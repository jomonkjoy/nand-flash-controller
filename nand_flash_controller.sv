==> flow/design.v <==
module nand_flash_controller #(
  parameter DATA_WIDTH = 32,
  parameter ADDR_WIDTH = 32,
  parameter CMND_WIDTH = 16,
  parameter BYTE_PER_PAGE = 2048,
  parameter PAGE_PER_BLOCK = 64,
  parameter BLOCK_SIZE = 2048  
) (
  input  logic                    clk,
  input  logic                    reset,
  output logic                    CE_N,
  output logic                    WE_N,
  output logic                    RE_N,
  output logic                    CLE,
  output logic                    ALE,
  input  logic [7:0]              IO_I,
  output logic [7:0]              IO_O,
  output logic                    IO_OE,
  output logic                    WP_N,
  input  logic                    RB_N,
  input  logic [CMND_WIDTH-1:0]   cpu_if_command,
  input  logic                    cpu_if_command_valid,
  input  logic [ADDR_WIDTH-1:0]   cpu_if_address,
  input  logic [ADDR_WIDTH/8-1:0] cpu_if_address_bytes,
  input  logic [ADDR_WIDTH-1:0]   cpu_if_data_bytes,
  input  logic                    cpu_if_data_rw,
  input  logic                    cpu_if_data_wp,
  input  logic                    cpu_if_access_request,
  output logic                    cpu_if_access_complete,
  output logic                    cpu_if_access_ready,
  output logic                    buf_rd_write,
  output logic [ADDR_WIDTH-1:0]   buf_rd_address,
  output logic [DATA_WIDTH-1:0]   buf_rd_write_data,
  output logic [ADDR_WIDTH-1:0]   buf_wr_address,
  input  logic [DATA_WIDTH-1:0]   buf_wr_read_data,
  output logic                    busy
);
  localparam COUNT_WIDTH = $clog2(BYTE_PER_PAGE);
  logic [COUNT_WIDTH-1:0] count;
  typedef enum {IDLE,COMMAND1,COMMAND2,ADDRESS,DATA_WR,DATA_RD,DONE} state_type;
  state_type state;
  assign busy = !(state == IDLE);
  assign WP_N = !cpu_if_data_wp;
  always_ff @(posedge clk) begin
    if (reset) begin
      CE_N <= 1'b1;
    end else begin
      CE_N <= state == IDLE;
    end
  end
  always_ff @(posedge clk) begin
    if (reset) begin
      CLE <= 1'b0;
    end else begin
      CLE <= state == COMMAND1 || state == COMMAND2;
    end
  end
  always_ff @(posedge clk) begin
    if (reset) begin
      ALE <= 1'b0;
    end else begin
      ALE <= state == ADDRESS;
    end
  end
  always_ff @(posedge clk) begin
    if (reset) begin
      WE_N <= 1'b1;
    end else if (RB_N && WE_N && (state == ADDRESS || state == COMMAND1 || state == COMMAND2 || state == DATA_WR)) begin
      WE_N <= 1'b0;
    end else begin
      WE_N <= 1'b1;
    end
  end
  always_ff @(posedge clk) begin
    if (reset) begin
      RE_N <= 1'b1;
    end else if (RB_N && RE_N && (state == DATA_RD)) begin
      RE_N <= 1'b0;
    end else begin
      RE_N <= 1'b1;
    end
  end
  always_ff @(posedge clk) begin
    case (state)
      COMMAND1 : IO_O <= cpu_if_command[7:0];
      COMMAND2 : IO_O <= cpu_if_command[15:8];
      ADDRESS  : IO_O <= cpu_if_address[8*count[2:0] +: 8];
      DATA_WR  : IO_O <= buf_wr_read_data[8*count[2:0] +: 8];
    endcase
  end
  logic [DATA_WIDTH-1:0] IO_i;
  always_ff @(posedge clk) begin
    if (state == DATA_RD && RB_N && RE_N) begin
      IO_i <= {IO_I,IO_i[DATA_WIDTH-1:8]};
    end
  end
  always_ff @(posedge clk) begin
    if (state == ADDRESS || state == COMMAND1 || state == COMMAND2 || state == DATA_WR || state == DONE) begin
      IO_OE <= 1'b1;
    end else begin
      IO_OE <= 1'b0;
    end
  end
  always_ff @(posedge clk) begin
    if (state == IDLE) begin
      buf_wr_address <= {ADDR_WIDTH{1'b0}};
    end else if (RB_N && WE_N && state == DATA_WR) begin
      buf_wr_address <= buf_wr_address + 1;
    end
  end
  assign buf_rd_write = state == DATA_RD && RE_N && RB_N && count[1:0] == 2'b11;
  assign buf_rd_address = {'h0,count[COUNT_WIDTH-1:2]};
  assign buf_rd_write_data = {IO_I,IO_i[DATA_WIDTH-1:8]};
  assign cpu_if_access_complete = state == DONE;
  always_ff @(posedge clk) begin
    if (reset) begin
      state <= IDLE;
      count <= 0;
      cpu_if_access_ready <= 1'b0;
    end else begin
      case (state)
        IDLE : begin
          if (cpu_if_access_ready && cpu_if_access_request) begin
            state <= COMMAND1;
            cpu_if_access_ready <= 1'b0;
          end else begin
            cpu_if_access_ready <= 1'b1;
          end
        end
        COMMAND1 : begin
          if (~WE_N && cpu_if_address_bytes != 0) begin
            state <= ADDRESS;
          end else if (~WE_N) begin
            state <= DONE;
          end
        end
        COMMAND2 : begin
          if (~WE_N && cpu_if_data_bytes != 0) begin
            state <= cpu_if_data_rw ? DATA_RD : DATA_WR;
          end else if (~WE_N) begin
            state <= DONE;
          end
        end
        ADDRESS : begin
          if (~WE_N && count[ADDR_WIDTH/8-1:0] >= cpu_if_address_bytes && cpu_if_command_valid) begin
            state <= COMMAND2;
            count <= 0;
          end else if (~WE_N && count[ADDR_WIDTH/8-1:0] >= cpu_if_address_bytes && cpu_if_data_bytes != 0) begin
            state <= cpu_if_data_rw ? DATA_RD : DATA_WR;
            count <= 0;
          end else if (~WE_N && count[ADDR_WIDTH/8-1:0] >= cpu_if_address_bytes) begin
            state <= DONE;
            count <= 0;
          end else if (~WE_N) begin
            count <= count + 1;
          end
        end
        DATA_WR : begin
          if (~WE_N && count >= cpu_if_data_bytes[COUNT_WIDTH-1:0]) begin
            state <= DONE;
            count <= 0;
          end else if (~WE_N) begin
            count <= count + 1;
          end
        end
        DATA_RD : begin
          if (~RE_N && count >= cpu_if_data_bytes[COUNT_WIDTH-1:0]) begin
            state <= DONE;
            count <= 0;
          end else if (~RE_N) begin
            count <= count + 1;
          end
        end
        DONE : begin
          state <= IDLE;
          cpu_if_access_ready <= 1'b1;
        end
        default : state <= IDLE;
      endcase
    end
  end
endmodule
Step by step through the tools: nand_flash_controller
The steps from the RTL of nand_flash_controller to its reports follow in flow order.
Lines are those of the file above, counted from 1.
Library cell names are shortened.
A cell with - has no value.
- top module: nand_flash_controller
- clock input: clk
- cell library: sky130hd
- corner: tt_025C_1v80

Word-level counts
Counts by Yosys on the flattened word-level netlist (proc, flatten, opt, wreduce; memories kept). Register bits leave out memories and registers merged into their read ports (data or address). Print and check cells are left out. Cells with the same type and inputs are merged into one.
- noted $lt $le $gt $ge: 2
- multiplexer cells at 25
- reductions and logical operators at 33
- noted add/subtract/negate cells: 2
- bitwise operators at 2
- equality and inequality tests: 12
- noted shift-type cells: 2
- operators with widths (kind ; count):
    two-way mux 32 bit ; 9
    case mux 32 bit (select 6 bit) ; 1
    == test 32 x 3 -> 1 bit (second input constant) ; 3
    two-way mux 11 bit ; 7
    == test 32 x 2 -> 1 bit (second input constant) ; 2
    variable part select 32 x 7 -> 8 bit ; 2
    case mux 11 bit (select 3 bit) ; 1
    adder 32 x 1 -> 32 bit (second input constant) ; 1
    == test 32 x 1 -> 1 bit (second input constant) ; 1
    zero test 32 bit ; 1
    nonzero test 32 bit ; 1
    case mux 8 bit (select 4 bit) ; 1
    logical AND 1 bit ; 18
    adder 11 x 1 -> 11 bit (second input constant) ; 1
    >= comparator 11 bit ; 1
    nonzero test 4 bit ; 2
    != test 2 bit (second input constant) ; 3
    logical OR 1 bit ; 5
    two-way mux 1 bit ; 5
    >= comparator 4 bit ; 1
    != test 4 bit (second input constant) ; 1
    AND reduction 4 bit ; 1
    != test 3 bit (second input constant) ; 1
    nonzero test 3 bit ; 1
    inverter 1 bit ; 2
    zero test 1 bit ; 2
    == test 2 bit (second input constant) ; 1
    AND reduction 2 bit ; 1
Other operator kinds: 2; their cells: 2.
- noted input port bits: 131
- register bits at 122
- noted word-level cells: 90
- noted output and inout bits: 115

Logic depth
Longest topological path by Yosys (ltp), each cell counted once; first at word level (registers and memories cut), then after technology mapping (sequential cells cut; the memories' decode and read muxes count).
- noted depth after elaboration: 6
- ABC_AREA at 0
- noted mapped depth: 13
- noted depth with buffers taken out: 9

After synthesis
Yosys stat after the flow's synthesis: flattened, memories mapped to cells. It holds for the ABC_AREA given above (unset counts as 0); a run with the other value may have another netlist.
- cell types (cell type ; count ; total area (um^2)):
    dfxtp_1 ; 57 ; 1.14E+03
    edfxtp_1 ; 32 ; 960.922
    mux4_2 ; 16 ; 360.346
    buf_4 ; 42 ; 315.302
    ha_1 ; 17 ; 212.704
    nor2_1 ; 52 ; 195.187
    nand2_1 ; 51 ; 191.434
    a21oi_1 ; 32 ; 160.154
    xor2_1 ; 18 ; 157.651
    xnor2_1 ; 15 ; 131.376
    nand3_1 ; 21 ; 105.101
    o21ai_0 ; 20 ; 100.096
    mux2i_1 ; 9 ; 90.086
    inv_1 ; 23 ; 86.333
    nor4_1 ; 12 ; 75.072
    o221ai_1 ; 8 ; 70.067
    nand4_4 ; 3 ; 63.811
    or3_1 ; 10 ; 62.56
Other cell types: 36; their cells: 106.
- noted flip-flops: 89
- noted buffers: 66
- sequential part of the area at 2102.0 um^2
- noted cell area after synthesis: 5148.7 um^2
- noted cell count: 544

Path before layout
OpenSTA on the mapped netlist: ideal clock, no wires. The path of least setup slack (recovery checks aside). Input and output delay are each 20% of the period. Register names are those of the netlist, which keeps one name where synthesis merged equal registers.
- path kind: input -> output
- start: in RB_N
- end: out buf_rd_write
- external output delay at 1146 ps
- noted data required time: 4584 ps
- data arrival time at 2106 ps
- path delay at 960 ps
- clock period: 5730 ps
- driving pins on the path at 2
- buffers on the path at 0
- input delay: 1146 ps
- launch time at the first pin: 1146 ps
- path slack: 2478 ps
- period reached after synthesis at 3252 ps
"path delay" = arrival - input delay + setup time.
A path that ends at an output port has no setup time.
"driving pins on the path": output pins that drive a net of the path, with the launching flip-flop's if there is one; two outputs of one cell count as two.
"period reached after synthesis" is the clock period less the worst setup slack; recovery checks do not enter. This is arithmetic on one report: input and output delays are still those of the set period (20% each).
Between the ends stands the longest chain of elaborated cells between them, by number of cells; it is not shown to be the way that was timed. Of several equally long chains one is given.
Each line given opens the expression or statement behind the cell; cells for indexed reads and writes are added by Yosys, which also makes memories of some case tables.
- cells stage by stage: and3_1 and2_1
- noted length of the longest elaborated chain: 2
- elaborated cells on any way between the ends: 2
- RTL lines with such cells at 1
- those cells by class: 2 x reduce/logical
- ends and longest elaborated chain, after synthesis (element ; line ; RTL):
    start, declared ; 20 ; input  logic                    RB_N,
    logical AND 1 bit x2 ; 111 ; assign buf_rd_write = state == DATA_RD && RE_N && RB_N && count[1:0] == 2'b11;
    end, declared ; 31 ; output logic                    buf_rd_write,

Path in the finished layout
From the final timing report of entry A: the path of least setup slack in the routed layout; clock arrival at registers is part of the times.
The path's times are printed in steps of 10 ps; the period is the one set.
- path kind: input -> register
- start: in cpu_if_data_bytes[10]
- end: reg count[6]
- clock period: 3510 ps
- setup time: 70 ps
- launch time at the first pin: 700 ps
- path slack: 670 ps
- input delay: 700 ps
- noted data required time: 3770 ps
- data arrival time at 3100 ps
- driving pins on the path at 11
- buffers on the path at 2
Between the ends stands the longest chain of elaborated cells between them, by number of cells; it is not shown to be the way that was timed. Of several equally long chains one is given.
A register here has more assigning lines than the two given.
- cells stage by stage: clkdlybuf4s50_1 inv_1 ha_1 a21oi_1 o21ai_0 a21oi_1 and2_1 a2bb2oi_1 buf_4 a221oi_1 nor3_1
- noted length of the longest elaborated chain: 5
- elaborated cells on any way between the ends: 12
- those cells by class: 1 x compare; 1 x eq/ne; 5 x mux; 5 x reduce/logical
- ends and longest elaborated chain, post-layout (element ; line ; RTL):
    start, declared ; 25 ; input  logic [ADDR_WIDTH-1:0]   cpu_if_data_bytes,
    nonzero test 32 bit ; 148 ; end else if (~WE_N && count[ADDR_WIDTH/8-1:0] >= cpu_if_address_bytes && cpu_if_data_bytes != 0) begin
    logical AND 1 bit ; 148 ;
    two-way mux 11 bit ; 148 ;
    two-way mux 11 bit ; 145 ; if (~WE_N && count[ADDR_WIDTH/8-1:0] >= cpu_if_address_bytes && cpu_if_command_valid) begin
    case mux 11 bit (select 3 bit) ; 121 ; case (state)
    end, assigned ; 155 ; count <= count + 1;
    end, assigned ; 163 ; count <= count + 1;
    end, declared ; 39 ; logic [COUNT_WIDTH-1:0] count;

Module nand_flash_controller, platform sky130hd: 2 stored runs of the flow (Yosys, OpenROAD) with differing settings, in no particular order. Input and output delays are each 20% of the period that was set; the output load is 0.01 pF.
"time on the worst setup path": the worst setup path's part of the clock period (all of it between registers, 20% less for each end at a port) less its slack. A launch clock that arrives late makes it longer, a capture clock that arrives late makes it shorter.
"total design power": no workload was simulated; the value follows from the tool's default switching activity.
"time on the worst setup path" is known to 10 ps.

Entry A
Settings were period_ns = 3.51; CORE_UTILIZATION = 29; SETUP_SLACK_MARGIN = -0.18; PLACE_DENSITY = 0.56; CORE_ASPECT_RATIO = 0.76; CORE_MARGIN = 5; CELL_PAD_IN_SITES_GLOBAL_PLACEMENT = 2; CELL_PAD_IN_SITES_DETAIL_PLACEMENT = 0; ABC_AREA = 0; GPL_ROUTABILITY_DRIVEN = 0; MIN_ROUTING_LAYER = met1; CAP_MARGIN = 20; SLEW_MARGIN = 20
- noted the synthesized cell area: 5,148.7 um^2
- overall die area: 20,543.9 um^2
- std-cell area (final layout) at 7,786.2 um^2
- setup slack of the worst path at 667 ps
- total design power at 2.474 mW
- time on the worst setup path: 2,140 ps
- class of the worst setup path: input -> register

Entry B
Settings were period_ns = 3.81; CORE_UTILIZATION = 65; SETUP_SLACK_MARGIN = 0.01; PLACE_DENSITY_LB_ADDON = 0.03; CORE_ASPECT_RATIO = 0.98; CORE_MARGIN = 8; ABC_AREA = 0; CTS_CLUSTER_SIZE = 83; CAP_MARGIN = 0; SLEW_MARGIN = 20
- unfinished; error FLW-0024 in placement
